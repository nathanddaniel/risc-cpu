==> flow/design.v <==
module Seven_Seg_Display_Out (
    input clk,
    input [3:0] data,
    output reg [7:0] output_seg 
);
always @(negedge clk) begin
    case (data)
        4'b0000: output_seg <= 8'b11000000;  
        4'b0001: output_seg <= 8'b11111001;  
        4'b0010: output_seg <= 8'b10100100;  
        4'b0011: output_seg <= 8'b10110000;  
        4'b0100: output_seg <= 8'b10011001;  
        4'b0101: output_seg <= 8'b10010010;  
        4'b0110: output_seg <= 8'b10000010;  
        4'b0111: output_seg <= 8'b11111000;  
        4'b1000: output_seg <= 8'b10000000;  
        4'b1001: output_seg <= 8'b10010000;  
        4'b1010: output_seg <= 8'b10001000;  
        4'b1011: output_seg <= 8'b10000011;  
        4'b1100: output_seg <= 8'b11000110;  
        4'b1101: output_seg <= 8'b10100001;  
        4'b1110: output_seg <= 8'b10000110;  
        4'b1111: output_seg <= 8'b10001110;  
        default: output_seg <= 8'b11111111;  
    endcase
end
endmodule
# Tool chain data of Seven_Seg_Display_Out
# The steps from the RTL of Seven_Seg_Display_Out to its reports follow in flow order.
# Line numbers count from 1 in the design file above.
# Library cell names are shortened.
# A cell with -- has no value.
# design
top,Seven_Seg_Display_Out
clk_port,clk
lib,sky130hd
lib_corner,tt_025C_1v80

# Word level
# Source: Yosys, flattened and elaborated, memories not mapped. Widths are those after wreduce; folded enables and synchronous resets count as part of the registers. Registers that Yosys merges into a memory's read port (data or address) are not register bits. Print and check cells do not count. Equal cells are merged and count once.
# Yosys's memory passes give these memory sizes; they may raise the number of words (mostly to a power of two), join words into wider ones and drop unused or constant bits.
# word_totals
reg_bits,8
romBits,112
clocked_rd_ports_x_width,7
memories,1
inputBits,5
output_inout_bits,8
# memory_table
name,size,width,read_ports,wr,line_no,text
(name not given),16,7,1,0,7,case (data)

# Depth
# Yosys ltp: most cells in a row. Word level: on the elaborated netlist, between registers, memories and ports. Mapped: between sequential cells and ports; inverters and the memories' decode and read muxes count.
# logic_depth
ltp_word,0
ABC_AREA,1
depth_mapped,6
depth_no_buf,6

# Synthesis result
# Source: synth_stat.txt of the flow (Yosys; design flattened, memories mapped). It holds for the ABC_AREA given above (unset counts as 0); a run with the other value may have another netlist.
# synth_totals
stdcells,59
mapped_area_um2,429.2
ffs,7
buffers,3
# types
type,count,area_total_um2
dfxtp_1,7,140.134
ha_1,7,87.584
nand2_1,20,75.072
nand3_1,10,50.048
inv_1,7,26.275
buf_6,1,11.261
o21ai_2,1,8.758
buf_4,1,7.507
buf_2,1,5.005
o21ai_0,1,5.005
o21ai_1,1,5.005
conb_1,1,3.754
inv_2,1,3.754

# Settings and measured results of 2 stored flow runs for module Seven_Seg_Display_Out (sky130hd), not sorted in any way. The constraints put input and output delay at 20% of the set period each and load the outputs with 0.01 pF.
# A setting shown as - is not set for that run.
# A result given as - is not shown for that run.
stored run,period_ns,CORE_UTILIZATION,SETUP_SLACK_MARGIN,PLACE_DENSITY,CORE_MARGIN,CELL_PAD_IN_SITES_DETAIL_PLACEMENT,TNS_END_PERCENT,ABC_AREA,CTS_CLUSTER_SIZE,MIN_ROUTING_LAYER,MAX_ROUTING_LAYER,CAP_MARGIN,SLEW_MARGIN,final_hold_ws_ns,setup_ws_ns,tns_ns,yosys.chip_area_um2,die_um2,post_route_stdcell_area_um2
run A,5.37,25,1.53,0.39,7,2,10,1,91,met1,met4,20,20,3.998,0.880,0.000,429.2,3072.5,631.9
run B,3.37,69,-0.07,0.42,4,-,60,1,-,-,-,20,20,-,-,-,-,-,-
# Run B: not finished: floorplanning ended with error PDN-0185
